==> flow/design.v <==
module uart_fifo_simple #(
    parameter DEPTH = 128
)(
    input  wire clk,
    input  wire rst,
    input  wire [7:0] data_in,
    input  wire       write_req,
    output reg [7:0]  data_out,
    output reg        valid_out,
    input  wire       uart_busy
);
    localparam ADDR_WIDTH = $clog2(DEPTH);
    reg [7:0]            queue[0:DEPTH - 1];
    reg [ADDR_WIDTH-1:0] write_ptr;
    reg [ADDR_WIDTH-1:0] read_ptr;
    reg [ADDR_WIDTH:0]   count;
    wire empty = (count == 0);
    wire full = (count == DEPTH);
    wire read_en = !empty && !uart_busy && !valid_out;
    always @(posedge clk) begin
        if (rst) begin
            write_ptr <= 0;
            read_ptr <= 0;
            data_out <= 0;
            count <= 0;
            valid_out <= 0;
        end else begin
            case ({write_req && !full, read_en})
                2'b01: count <= count - 1;
                2'b10: count <= count + 1;
            endcase
            if (write_req && !full) begin
                queue[write_ptr] <= data_in;
                write_ptr <= (write_ptr == DEPTH - 1) ? 0 : write_ptr + 1;
            end
            if (read_en) begin
                data_out <= queue[read_ptr];
                valid_out <= 1;
                read_ptr <= (read_ptr == DEPTH - 1) ? 0 : read_ptr + 1;
            end else if (!uart_busy) begin
                valid_out <= 0;
            end
        end
    end
endmodule
# [From RTL to reports: uart_fifo_simple]
# What the tools print for uart_fifo_simple, step after step.
# Line numbers count from 1 in the design file above.
# Library cell names are shortened.
# A cell with n/a has no value.
[design] top="uart_fifo_simple" clock_port="clk" lib="sky130hd" corner="tt_025C_1v80"

# [Word level]
# Source: Yosys, flattened and elaborated, memories not mapped. Widths are those after wreduce. Registers that Yosys merges into a memory's read port (data or address) are not register bits. Print and check cells do not count. Equal cells are merged and count once.
# Memory sizes are those after Yosys's memory passes, which may raise the word count (mostly to a power of two), join words into wider ones and drop unused or constant bits.
[op_classes] muxes=11 reduce_logical=9 eq_ne=6 addsub=4
[op_table] operator="two-way mux 7 bit" n=4
[op_table] operator="case mux 8 bit (select 2 bit)" n=1
[op_table] operator="two-way mux 8 bit" n=2
[op_table] operator="adder 7 x 1 -> 7 bit with constant B" n=2
[op_table] operator="== test 7 bit with constant B" n=2
[op_table] operator="adder 8 x 1 -> 8 bit with constant B" n=1
[op_table] operator="subtractor 8 x 1 -> 8 bit with constant B" n=1
[op_table] operator="== test 8 bit with constant B" n=1
[op_table] operator="logical NOT 8 bit" n=1
[op_table] operator="logical NOT 1 bit" n=4
[op_table] operator="two-way mux 1 bit" n=4
[op_table] operator="logical AND 1 bit" n=3
[op_table] operator="== test 2 x 1 -> 1 bit with constant B" n=1
[op_table] operator="!= test 2 x 1 -> 1 bit with constant B" n=1
[op_table] operator="== test 2 bit with constant B" n=1
[op_table] operator="nonzero test 2 bit" n=1
[bits] n_memories=1 clocked_rd_ports_x_width=8 register_bits=23 elab_cells=35 mem_bits_rw=1024 input_bits=12 out_inout_bits=9
[mem_list] memory="queue" size=128 width=8 read_ports=1 wr=1 line_no=13 source="reg [7:0]            queue[0:DEPTH - 1];"

# [Longest topological paths]
# Longest topological path by Yosys (ltp), each cell counted once; first at word level (registers and memories cut), then after technology mapping (sequential cells cut; the memories' decode and read muxes count).
[depth] word_depth=6 abc_area=0 ltp_mapped=13 depth_no_buf=12

# [Netlist]
# Yosys stat after the flow's synthesis: flattened, memories mapped to cells. It holds for the ABC_AREA given above (unset counts as 0); a run with the other value may have another netlist.
# Totals and module areas in this step are rounded.
[types] cell="edfxtp_1" n=1024 type_area_um2=3.07E+04
[types] cell="mux4_2" n=205 type_area_um2=4.62E+03
[types] cell="mux2i_1" n=150 type_area_um2=1501.44
[types] cell="dfxtp_1" n=31 type_area_um2=620.595
[types] cell="nor2_1" n=156 type_area_um2=585.562
[types] cell="o22ai_1" n=41 type_area_um2=256.496
[types] cell="nand2_1" n=62 type_area_um2=232.723
[types] cell="buf_2" n=45 type_area_um2=225.216
[types] cell="a21oi_1" n=40 type_area_um2=200.192
[types] cell="mux2_2" n=16 type_area_um2=180.173
[types] cell="buf_6" n=13 type_area_um2=146.39
[types] cell="a211oi_1" n=18 type_area_um2=135.13
[types] cell="ha_1" n=10 type_area_um2=125.12
[types] cell="clkbuf_1" n=32 type_area_um2=120.115
[types] cell="o221ai_1" n=13 type_area_um2=113.859
[types] cell="buf_4" n=14 type_area_um2=105.101
[types] cell="a22oi_1" n=13 type_area_um2=97.594
[types] cell="nand3_1" n=19 type_area_um2=95.091
# Other cell types: 48; their cells: 190.
[synth_totals] synth_area_um2=42000 flip_flops=1055 sequential_area_um2=31000 buf_cells=115 stdcells=2092

# [Timing after synthesis]
# Source: OpenSTA report_checks on the synthesized netlist (no wires, ideal clock, input and output delay 20% of the period each), path of least setup slack; recovery checks are left aside. Register names are those of the netlist, which keeps one name where synthesis merged equal registers.
[synth_path] kind="register to register" from="register count[3]" to="register count[7]" setup_ns=0.070 t_first_pin_ns=0.000 path_slack_ns=0.334 path_buffers=1 path_stages=14 arrival_ns=3.395 period_ns=3.8 required_time_ns=3.730 path_delay_ns=3.465 period_less_setup_slack_ns=3.466
# "path_delay_ns" = arrival - input delay + setup time.
# "path_stages" counts driving pins, that of a launching flip-flop among them; a cell with two outputs on the path counts twice.
# "period_less_setup_slack_ns" = period - worst setup slack (recovery checks aside). The figure is calculated, with input and output delays left at 20% of the set period.
# Between the ends stands the longest chain of elaborated cells between them, by number of cells; it is not shown to be the way that was timed. Of several equally long chains one is given.
# Each line given opens the expression or statement behind the cell; cells for indexed reads and writes are added by Yosys, which also makes memories of some case tables.
# A register here has more assigning lines than the two given.
[synth_between] path_cell_list="dfxtp_1 or4_1 o21a_1 inv_1 clkbuf_1 ha_1 inv_1 ha_1 a21o_1 a211o_1 a2111oi_0 o211ai_1 a21o_1 a21oi_1" elab_chain_cells=6 cone_cells=13 cone_classes="add/sub (2); eq/ne (3); mux (1); reduce/logical (7)"
[synth_lines] element="start, declared" line_no=16 source="reg [ADDR_WIDTH:0]   count;"
[synth_lines] element="start, assigned" line_no=29 source="2'b01: count <= count - 1;"
[synth_lines] element="start, assigned" line_no=30 source="2'b10: count <= count + 1;"
[synth_lines] element="logical NOT 8 bit" line_no=17 source="wire empty = (count == 0);"
[synth_lines] element="logical NOT 1 bit" line_no=19 source="wire read_en = !empty && !uart_busy && !valid_out;"
[synth_lines] element="logical AND 1 bit x2" line_no=19
[synth_lines] element="== test 2 bit" line_no=28 source="case ({write_req && !full, read_en})"
[synth_lines] element="case mux 8 bit (select 2 bit)" line_no=28
[synth_lines] element="end, assigned" line_no=29
[synth_lines] element="end, assigned" line_no=30
[synth_lines] element="end, declared" line_no=16

# [Timing after layout]
# Path of least setup slack in the final report of job 1 (OpenROAD, finished layout, wires in). Where an end is a register, its clock arrival counts in the times.
[layout_path] kind="register to register" from="register count[3]" to="register count[7]" setup_ns=0.07 arrival_ns=4.05 path_buffers=1 t_first_pin_ns=0.67 path_stages=12 path_slack_ns=0.55 required_time_ns=4.60 period_ns=4.0
# Between the ends stands the longest chain of elaborated cells between them, by number of cells; it is not shown to be the way that was timed. Of several equally long chains one is given.
# A register here has more assigning lines than the two given.
[layout_between] path_cell_list="dfxtp_1 or4_1 o21a_1 ha_1 inv_1 buf_4 ha_1 a211o_1 a2111oi_0 o211ai_1 a21o_1 a21oi_1" elab_chain_cells=6 cone_cells=13 cone_classes="add/sub (2); eq/ne (3); mux (1); reduce/logical (7)"
[layout_lines] element="start, declared" line_no=16 source="reg [ADDR_WIDTH:0]   count;"
[layout_lines] element="start, assigned" line_no=29 source="2'b01: count <= count - 1;"
[layout_lines] element="start, assigned" line_no=30 source="2'b10: count <= count + 1;"
[layout_lines] element="logical NOT 8 bit" line_no=17 source="wire empty = (count == 0);"
[layout_lines] element="logical NOT 1 bit" line_no=19 source="wire read_en = !empty && !uart_busy && !valid_out;"
[layout_lines] element="logical AND 1 bit x2" line_no=19
[layout_lines] element="== test 2 bit" line_no=28 source="case ({write_req && !full, read_en})"
[layout_lines] element="case mux 8 bit (select 2 bit)" line_no=28
[layout_lines] element="end, assigned" line_no=29
[layout_lines] element="end, assigned" line_no=30
[layout_lines] element="end, declared" line_no=16

Add stored flow runs of uart_fifo_simple

Record of 2 stored runs of the RTL-to-layout flow on uart_fifo_simple, platform sky130hd. The runs are unordered. Constraints: input delay and output delay 20% of the set period each, output load 0.01 pF.
"timing.achieved_period_ns" is the run's clock period less its worst setup slack. It is reckoned from that one timing run; input and output delays stay at 20% of the period that was set.
By "worstPathTime_ns" is meant the share of the clock period that the worst setup path is allowed (20% is reserved at inputs, 20% at outputs), minus its slack. Clock arrival times at its registers enter into it.
"power.total_mw": no workload was simulated; the value follows from the tool's default switching activity.
Measured values are rounded.

[flow] job 1: files
==> flow/run.sh <==
#!/bin/bash
# the make line also repeats the synthesis and layout settings of config.mk as NAME=value (left out here)
make -C /OpenROAD-flow-scripts/flow DESIGN_CONFIG=/design/flow/config.mk WORK_HOME=/design/flow/orfs CLKGATE_MAP_FILE= finish
==> flow/config.mk <==
export PLATFORM = sky130hd
export DESIGN_NAME = uart_fifo_simple
export DESIGN_NICKNAME = uart_fifo_simple
export VERILOG_FILES = /design/flow/design.v
export SDC_FILE = /design/flow/constraint.sdc
export NUM_CORES = 4
export LEC_CHECK = 0
export ABC_AREA = 0
export CAP_MARGIN = 20
export CORE_ASPECT_RATIO = 0.92
export CORE_MARGIN = 2
export CORE_UTILIZATION = 46
export GPL_TIMING_DRIVEN = 1
export MAX_ROUTING_LAYER = met5
export PLACE_DENSITY_LB_ADDON = 0.12
export SETUP_SLACK_MARGIN = 0.08
export SLEW_MARGIN = 20
export TNS_END_PERCENT = 60
==> flow/constraint.sdc <==
create_clock -name core_clock -period 4.0 [get_ports {clk}]
set_input_delay 0.8000 -clock core_clock [delete_from_list [all_inputs] [get_ports {clk}]]
set_output_delay 0.8000 -clock core_clock [all_outputs]
set_load 0.01 [all_outputs]

[flow] job 1: metrics
[metrics] fin_hold_ws_ns = 0.47
[metrics] fin_util_frac = 0.53
[metrics] timing.achieved_period_ns = 3.450
[metrics] power.total_mw = 27
[metrics] ys_area_um2 = 42000
[metrics] timing.setup.ws_ns = 0.55
[metrics] final_die_area_um2 = 93000
[metrics] worstPathTime_ns = 3.45
[metrics] critical_path_kind = register to register
[metrics] total_negative_slack_ns = 0.000
[metrics] finalCellArea_um2 = 47000

[flow] job 2: files
==> flow/run.sh <==
#!/bin/bash
# the make line also repeats the synthesis and layout settings of config.mk as NAME=value (left out here)
make -C /OpenROAD-flow-scripts/flow DESIGN_CONFIG=/design/flow/config.mk WORK_HOME=/design/flow/orfs CLKGATE_MAP_FILE= finish
==> flow/config.mk <==
export PLATFORM = sky130hd
export DESIGN_NAME = uart_fifo_simple
export DESIGN_NICKNAME = uart_fifo_simple
export VERILOG_FILES = /design/flow/design.v
export SDC_FILE = /design/flow/constraint.sdc
export NUM_CORES = 4
export LEC_CHECK = 0
export CAP_MARGIN = 20
export CORE_ASPECT_RATIO = 0.92
export CORE_MARGIN = 2
export CORE_UTILIZATION = 34
export CTS_CLUSTER_SIZE = 10
export GPL_TIMING_DRIVEN = 1
export PLACE_DENSITY = 0.83
export SLEW_MARGIN = 20
export TNS_END_PERCENT = 5
==> flow/constraint.sdc <==
create_clock -name core_clock -period 4.49 [get_ports {clk}]
set_input_delay 0.8980 -clock core_clock [delete_from_list [all_inputs] [get_ports {clk}]]
set_output_delay 0.8980 -clock core_clock [all_outputs]
set_load 0.01 [all_outputs]

[flow] job 2: metrics
[metrics] fin_hold_ws_ns = 0.48
[metrics] fin_util_frac = 0.39
[metrics] timing.achieved_period_ns = 3.750
[metrics] power.total_mw = 24
[metrics] ys_area_um2 = 42000
[metrics] timing.setup.ws_ns = 0.74
[metrics] final_die_area_um2 = 120000
[metrics] worstPathTime_ns = 3.75
[metrics] critical_path_kind = register to register
[metrics] total_negative_slack_ns = 0.000
[metrics] finalCellArea_um2 = 47000
