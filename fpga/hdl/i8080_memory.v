==> flow/design.v <==
module i8080_memory( 
    input wire clk,
    input wire rst,
    inout  wire [7:0]  i8080_data,
    input  wire [15:0] i8080_addr,
    input  wire        i8080_sync,
    input  wire        i8080_dbin,
    input  wire        i8080_wr,
    input  wire        i8080_clk2,
    input  wire        sram_valid,
    input  wire [7:0]  sram_datain,
    input  wire        sram_busy,
    output reg         sram_read,
    output reg         sram_write,
    output wire [15:0] sram_addr,
    output wire [7:0]  sram_dataout,
    output reg         sram_req,
    output reg         output_valid,
    output reg [7:0]   output_data,
    output reg         tst0
);
    localparam STATE_IDLE                       = 4'b0000;
    localparam STATE_WAIT_STATUS                = 4'b0001;
    localparam STATE_READ_SRAM                  = 4'b0010;
    localparam STATE_LATCH_SRAM_DATA            = 4'b0011;
    localparam STATE_SEND_DATA_TO_CPU           = 4'b0100;
    localparam STATE_FREE_DATA_BUS              = 4'b0101;
    localparam STATE_LATCH_DATA_TO_WRITE        = 4'b0110;
    localparam STATE_WRITE_DATA_START           = 4'b0111;
    localparam STATE_WRITE_DATA_FINISH          = 4'b1000;
    localparam STATE_OUTPUT_DATA_START          = 4'b1001;
    localparam STATE_OUTPUT_DATA_FINISH         = 4'b1010;
    localparam STATE_CHECK_STATUS               = 4'b1011;
    reg [3:0]  state;
    reg [7:0]  sram_data_latched;
    reg [15:0] i8080_addr_latched;
    reg [7:0]  i8080_data_latched;
    reg [7:0]  i8080_status_latched;
    reg        data_output_enable;
    reg [39:0] clocks;
    assign i8080_data = data_output_enable ? sram_data_latched : 8'bZ;
    assign sram_addr = i8080_addr_latched;
    assign sram_dataout = i8080_data_latched;
    reg clk2_sync;
    always @(posedge clk) begin
        clk2_sync <= i8080_clk2;
    end
    reg i8080_sync_1tick_before, i8080_sync_2tick_before;
    reg i8080_dbin_sync0, i8080_dbin_sync1;
    reg i8080_wr_sync0, i8080_wr_sync1;
    always @(posedge clk or posedge rst) begin
        if (rst) begin
            i8080_sync_1tick_before <= 0;
            i8080_sync_2tick_before <= 0;
            i8080_dbin_sync0 <= 0;
            i8080_dbin_sync1 <= 0;
            i8080_wr_sync0 <= 0;
            i8080_wr_sync1 <= 0;
        end else begin
            i8080_sync_1tick_before <= i8080_sync; 
            i8080_sync_2tick_before <= i8080_sync_1tick_before;
            i8080_dbin_sync0 <= i8080_dbin; 
            i8080_dbin_sync1 <= i8080_dbin_sync0;
            i8080_wr_sync0 <= i8080_wr; 
            i8080_wr_sync1 <= i8080_wr_sync0;
        end
    end
    wire i8080_sync_rise = i8080_sync_1tick_before && !i8080_sync_2tick_before;
    wire i8080_clk2_rise = i8080_clk2 && !clk2_sync;
    always @(posedge clk or posedge rst) begin
        if (rst)
            clocks <= 0;
        else if (i8080_clk2_rise)
            clocks <= clocks + 1;
    end
    always @(posedge clk or posedge rst) begin
        if (rst) begin
            state <= STATE_IDLE;
            output_valid <= 0;
            data_output_enable <= 0;
        end
        else
            case (state)
                STATE_IDLE: begin
                    if (i8080_sync_rise)
                        state <= STATE_WAIT_STATUS;
                end
                STATE_WAIT_STATUS: begin
                    if (!clk2_sync) begin
                        i8080_status_latched <= i8080_data;
                        i8080_addr_latched <= i8080_addr;
                        state <= STATE_CHECK_STATUS;
                    end
                end
                STATE_CHECK_STATUS: begin
                    if (i8080_status_latched[3] == 1)  
                        state <= STATE_IDLE;
                    else if (i8080_status_latched[7] == 1)  
                        state <= STATE_READ_SRAM;
                    else if (i8080_status_latched[1] == 0)  
                        state <= STATE_LATCH_DATA_TO_WRITE;
                    else
                        state <= STATE_IDLE;
                end
                STATE_READ_SRAM: begin
                    if (i8080_addr_latched == 16'hF880 || i8080_addr_latched == 16'hF881 || i8080_addr_latched == 16'hF882 || i8080_addr_latched == 16'hF883 || i8080_addr_latched == 16'hF884) begin
                        state <= STATE_LATCH_SRAM_DATA;
                    end else if (sram_busy == 0) begin
                        sram_read <= 1;
                        sram_req <= 1;
                        sram_write <= 0;
                        state <= STATE_LATCH_SRAM_DATA;
                    end   
                end
                STATE_LATCH_SRAM_DATA: begin
                    case (i8080_addr_latched)
                        16'hF880: begin
                            sram_data_latched <= clocks[7:0];
                            state <= STATE_SEND_DATA_TO_CPU;
                        end
                        16'hF881: begin
                            sram_data_latched <= clocks[15:8];
                            state <= STATE_SEND_DATA_TO_CPU;
                        end
                        16'hF882: begin
                            sram_data_latched <= clocks[23:16];
                            state <= STATE_SEND_DATA_TO_CPU;
                        end
                        16'hF883: begin
                            sram_data_latched <= clocks[31:24];
                            state <= STATE_SEND_DATA_TO_CPU;
                        end
                        16'hF884: begin
                            sram_data_latched <= clocks[39:32];
                            state <= STATE_SEND_DATA_TO_CPU;
                        end
                        default:
                            if (sram_busy == 0 && sram_valid == 1) begin
                                sram_read <= 0;
                                sram_req <= 0;
                                sram_data_latched <= sram_datain;
                                state <= STATE_SEND_DATA_TO_CPU;
                            end  
                    endcase   
                end
                STATE_SEND_DATA_TO_CPU: begin
                    if (i8080_dbin_sync1) begin
                        data_output_enable <= 1;
                        state <= STATE_FREE_DATA_BUS;
                    end
                end
                STATE_FREE_DATA_BUS: begin
                    if (!i8080_dbin_sync1) begin
                        data_output_enable <= 0;
                        state <= STATE_IDLE;
                    end
                end
                STATE_LATCH_DATA_TO_WRITE: begin
                    if (!i8080_wr_sync1) begin
                        i8080_data_latched <= i8080_data;
                        state <= i8080_status_latched[4] == 1 ? STATE_OUTPUT_DATA_START : STATE_WRITE_DATA_START;
                    end
                end
                STATE_WRITE_DATA_START: begin
                    if (sram_busy == 0) begin
                        sram_req <= 1;
                        sram_read <= 0;
                        sram_write <= 1;
                        state <= STATE_WRITE_DATA_FINISH;
                    end
                end
                STATE_WRITE_DATA_FINISH: begin
                    sram_write <= 0;
                    sram_req <= 0;
                    state <= STATE_IDLE;
                end
                STATE_OUTPUT_DATA_START: begin
                    output_valid <= 1;
                    output_data <= i8080_data_latched;
                    state <= STATE_OUTPUT_DATA_FINISH;
                end
                STATE_OUTPUT_DATA_FINISH: begin
                    output_valid <= 0;
                    state <= STATE_IDLE;
                end
            endcase
    end
endmodule
; Step by step through the tools: i8080_memory
; The steps from the RTL of i8080_memory to its reports follow in flow order.
; Line numbers count from 1 in the design file above.
; Library cell names are shortened.
; The mark - stands for no value.
[setup]
design = i8080_memory
clock_port = clk
cell_library = sky130hd
pvt_corner = tt_025C_1v80

; Elaborated design
; Yosys after proc, flatten, opt, wreduce and memory -nomap, before mapping. Memory bits, and registers merged into a memory's read port (data or address), are not among the register bits. Print and check cells are not counted. Equal cells are merged and count once.
[bits]
ff_bits = 104
in_bits = 32
output_inout_bits = 45
wordCells = 113
[op_classes]
addsub = 1
eq_ne = 28
muxes = 33
n_logic = 4
reduce_and_logical = 28
[op_table]
columns = op, n
row1 = == test 16 bit (second input constant), 5
row2 = case mux 4 bit (select 11 bit), 1
row3 = two-way mux 4 bit, 11
row4 = adder 40 x 1 -> 40 bit (second input constant), 1
row5 = case mux 8 bit (select 5 bit), 1
row6 = inequality test 2 bit (second input constant), 10
row7 = == test 4 x 3 -> 1 bit (second input constant), 4
row8 = == test 4 bit (second input constant), 4
row9 = two-way mux 8 bit, 2
row10 = AND reduction 3 bit, 4
row11 = nonzero test 11 bit, 1
row12 = AND reduction 5 bit, 2
row13 = two-way mux 1 bit, 10
row14 = AND reduction 9 bit, 1
row15 = two-way mux 3 bit, 3
row16 = == test 4 x 2 -> 1 bit (second input constant), 2
row17 = AND reduction 7 bit, 1
row18 = inequality test 3 bit (second input constant), 2
row19 = nonzero test 3 bit, 2
row20 = nonzero test 6 bit, 1
row21 = case mux 1 bit (select 3 bit), 2
row22 = OR reduction 5 bit, 1
row23 = logical OR 1 bit, 4
row24 = inverter 1 bit, 4
row25 = nonzero test 2 bit, 2
row26 = == test 4 x 1 -> 1 bit (second input constant), 1
row27 = zero test 4 bit, 1
row28 = nonzero test 4 bit, 1
; Other operator kinds: 6; their cells: 10.

; Longest topological paths
; Depth = most cells in a row (Yosys ltp): at word level without a register or memory, in the mapped netlist without a sequential cell, where the memories' decode and read muxes count.
[depth]
ltp_word = 7
abc_area = 0
depth_mapped = 7
mapped_depth_nobuf = 5

; After synthesis
; The flow's flattened synthesis, as Yosys stat reports it; memories are mapped. The netlist is that of the ABC_AREA named above (0 if unset); the other value can give another one.
[types]
columns = type, n, area_total_um2
row1 = dfrtp_1, 58, 1.45E+03
row2 = edfxtp_1, 47, 1.41E+03
row3 = xnor2_1, 21, 183.926
row4 = nor2_1, 48, 180.173
row5 = nand2_1, 42, 157.651
row6 = xor2_1, 17, 148.893
row7 = a2111oi_0, 10, 87.584
row8 = mux2i_1, 8, 80.077
row9 = o21ai_0, 14, 70.067
row10 = nor3_1, 13, 65.062
row11 = nand4_1, 9, 56.304
row12 = nand3_1, 11, 55.053
row13 = nor2b_1, 8, 50.048
row14 = inv_1, 13, 48.797
row15 = and4_1, 4, 35.034
row16 = nand2b_1, 5, 31.28
row17 = clkbuf_1, 7, 26.275
row18 = dfstp_2, 1, 26.275
; Other cell types: 25; their cells: 36.
[synth_totals]
mapped_cells = 372
mapped_area_um2 = 4486.8
seq_area_um2 = 2909.0
flip_flops = 107
n_buf = 9

; Worst setup path after synthesis
; OpenSTA on the mapped netlist: ideal clock, no wires. The path of least setup slack (recovery checks aside). Input and output delay are each 20% of the period. Register names are those of the netlist, which keeps one name where synthesis merged equal registers.
[synth_path]
path_kind = input -> register
start = in rst
end = reg i8080_addr_latched[0]
period_ns = 3.04
in_delay_ns = 0.608
setup_time_ns = 0.378
t_first_pin_ns = 0.608
t_arrival_ns = 2.548
required_ns = 2.662
setup_slack_ns = 0.114
delay_ns = 2.318
stages = 2
path_buffers = 0
synth_period_reached_ns = 2.926
; "delay_ns" = arrival - input delay + setup time.
; "stages" counts driving pins, that of a launching flip-flop among them; a cell with two outputs on the path counts twice.
; "synth_period_reached_ns" is the clock period less the worst setup slack; recovery checks do not enter. This is arithmetic on one report: input and output delays are still those of the set period (20% each).
; Between the ends stands the longest chain of elaborated cells between them, by number of cells; it is not shown to be the way that was timed. Of several equally long chains one is given.
; A line is the first line of the expression or statement that the cell stems from. Yosys adds cells for indexed reads and writes and turns some case tables into memories.
[synth_via]
path_cell_list = inv_1 -> and2_1
elab_chain_cells = 2
cone_cells = 2
lines_between = 0
classes_between = logic: 1; reduce/logical: 1
[synth_lines]
columns = element, line_no
row1 = from (decl), 3  ; input wire rst,
row2 = inverter 1 bit, -
row3 = AND reduction 3 bit, -
row4 = to (assign), 91  ; i8080_addr_latched <= i8080_addr;
row5 = to (decl), 36  ; reg [15:0] i8080_addr_latched;

; Timing after layout
; Path of least setup slack in the final report of record 1 (OpenROAD, finished layout, wires in). Where an end is a register, its clock arrival counts in the times.
[layout_path]
path_kind = input -> register
start = in i8080_clk2
end = reg clocks[29]
period_ns = 5.26
in_delay_ns = 1.05
setup_time_ns = 0.11
t_first_pin_ns = 1.05
t_arrival_ns = 3.45
required_ns = 5.51
setup_slack_ns = 2.06
stages = 6
path_buffers = 1
; Between the ends stands the longest chain of elaborated cells between them, by number of cells; it is not shown to be the way that was timed. Of several equally long chains one is given.
[layout_via]
path_cell_list = clkdlybuf4s50_1 -> nor2b_1 -> and4_1 -> nand4_4 -> or4_4 -> xnor2_2
elab_chain_cells = 1
cone_cells = 1
lines_between = 1
classes_between = reduce/logical: 1
[layout_lines]
columns = element, line_no
row1 = from (decl), 9  ; input  wire        i8080_clk2,
row2 = logical AND 1 bit, 69  ; wire i8080_clk2_rise = i8080_clk2 && !clk2_sync;
row3 = to (assign), 72  ; clocks <= 0;
row4 = to (assign), 74  ; clocks <= clocks + 1;
row5 = to (decl), 40  ; reg [39:0] clocks;

i8080_memory through Yosys and OpenROAD on sky130hd: 2 stored runs, unordered, with their settings and measured results. The constraints put input and output delay at 20% of the set period each and load the outputs with 0.01 pF.
"worst_setup_path_time_ns" = time allowed to the worst setup path (clock period - input delay - output delay, where it has them) - its slack; a late launch clock adds to it, a late capture clock takes from it.

# record 1
==> flow/run.sh <==
#!/bin/bash
# the make line also repeats the synthesis and layout settings of config.mk as NAME=value (left out here)
make -C /OpenROAD-flow-scripts/flow DESIGN_CONFIG=/design/flow/config.mk WORK_HOME=/design/flow/orfs CLKGATE_MAP_FILE= finish
==> flow/config.mk <==
export PLATFORM = sky130hd
export DESIGN_NAME = i8080_memory
export DESIGN_NICKNAME = i8080_memory
export VERILOG_FILES = /design/flow/design.v
export SDC_FILE = /design/flow/constraint.sdc
export NUM_CORES = 4
export LEC_CHECK = 0
export CAP_MARGIN = 30
export CORE_MARGIN = 2
export CORE_UTILIZATION = 17
export PLACE_DENSITY_LB_ADDON = 0.04
export SLEW_MARGIN = 20
export TNS_END_PERCENT = 90
==> flow/constraint.sdc <==
create_clock -name core_clock -period 5.26 [get_ports {clk}]
set_input_delay 1.0520 -clock core_clock [delete_from_list [all_inputs] [get_ports {clk}]]
set_output_delay 1.0520 -clock core_clock [all_outputs]
set_load 0.01 [all_outputs]

==> record 1: results <==
synth_area_um2=4486.8
die_footprint_um2=27708.9
utilization_pct=22.7
final_setup_ws_ns=2.057
hold_worst_slack_ns=0.363
worst_setup_path_time_ns=2.15
path_kind="input -> register"

# record 2
==> flow/run.sh <==
#!/bin/bash
# the make line also repeats the synthesis and layout settings of config.mk as NAME=value (left out here)
make -C /OpenROAD-flow-scripts/flow DESIGN_CONFIG=/design/flow/config.mk WORK_HOME=/design/flow/orfs CLKGATE_MAP_FILE= finish
==> flow/config.mk <==
export PLATFORM = sky130hd
export DESIGN_NAME = i8080_memory
export DESIGN_NICKNAME = i8080_memory
export VERILOG_FILES = /design/flow/design.v
export SDC_FILE = /design/flow/constraint.sdc
export NUM_CORES = 4
export LEC_CHECK = 0
export ABC_AREA = 1
export CAP_MARGIN = 20
export CELL_PAD_IN_SITES_DETAIL_PLACEMENT = 0
export CORE_MARGIN = 2
export CORE_UTILIZATION = 47
export MAX_ROUTING_LAYER = met5
export SETUP_SLACK_MARGIN = 0.24
export SLEW_MARGIN = 20
export TNS_END_PERCENT = 10
==> flow/constraint.sdc <==
create_clock -name core_clock -period 2.44 [get_ports {clk}]
set_input_delay 0.4880 -clock core_clock [delete_from_list [all_inputs] [get_ports {clk}]]
set_output_delay 0.4880 -clock core_clock [all_outputs]
set_load 0.01 [all_outputs]

==> record 2: results <==
synth_area_um2=5222.5
die_footprint_um2=11970.5
utilization_pct=57.9
final_setup_ws_ns=0.460
hold_worst_slack_ns=0.183
worst_setup_path_time_ns=1.98
path_kind="register -> register"
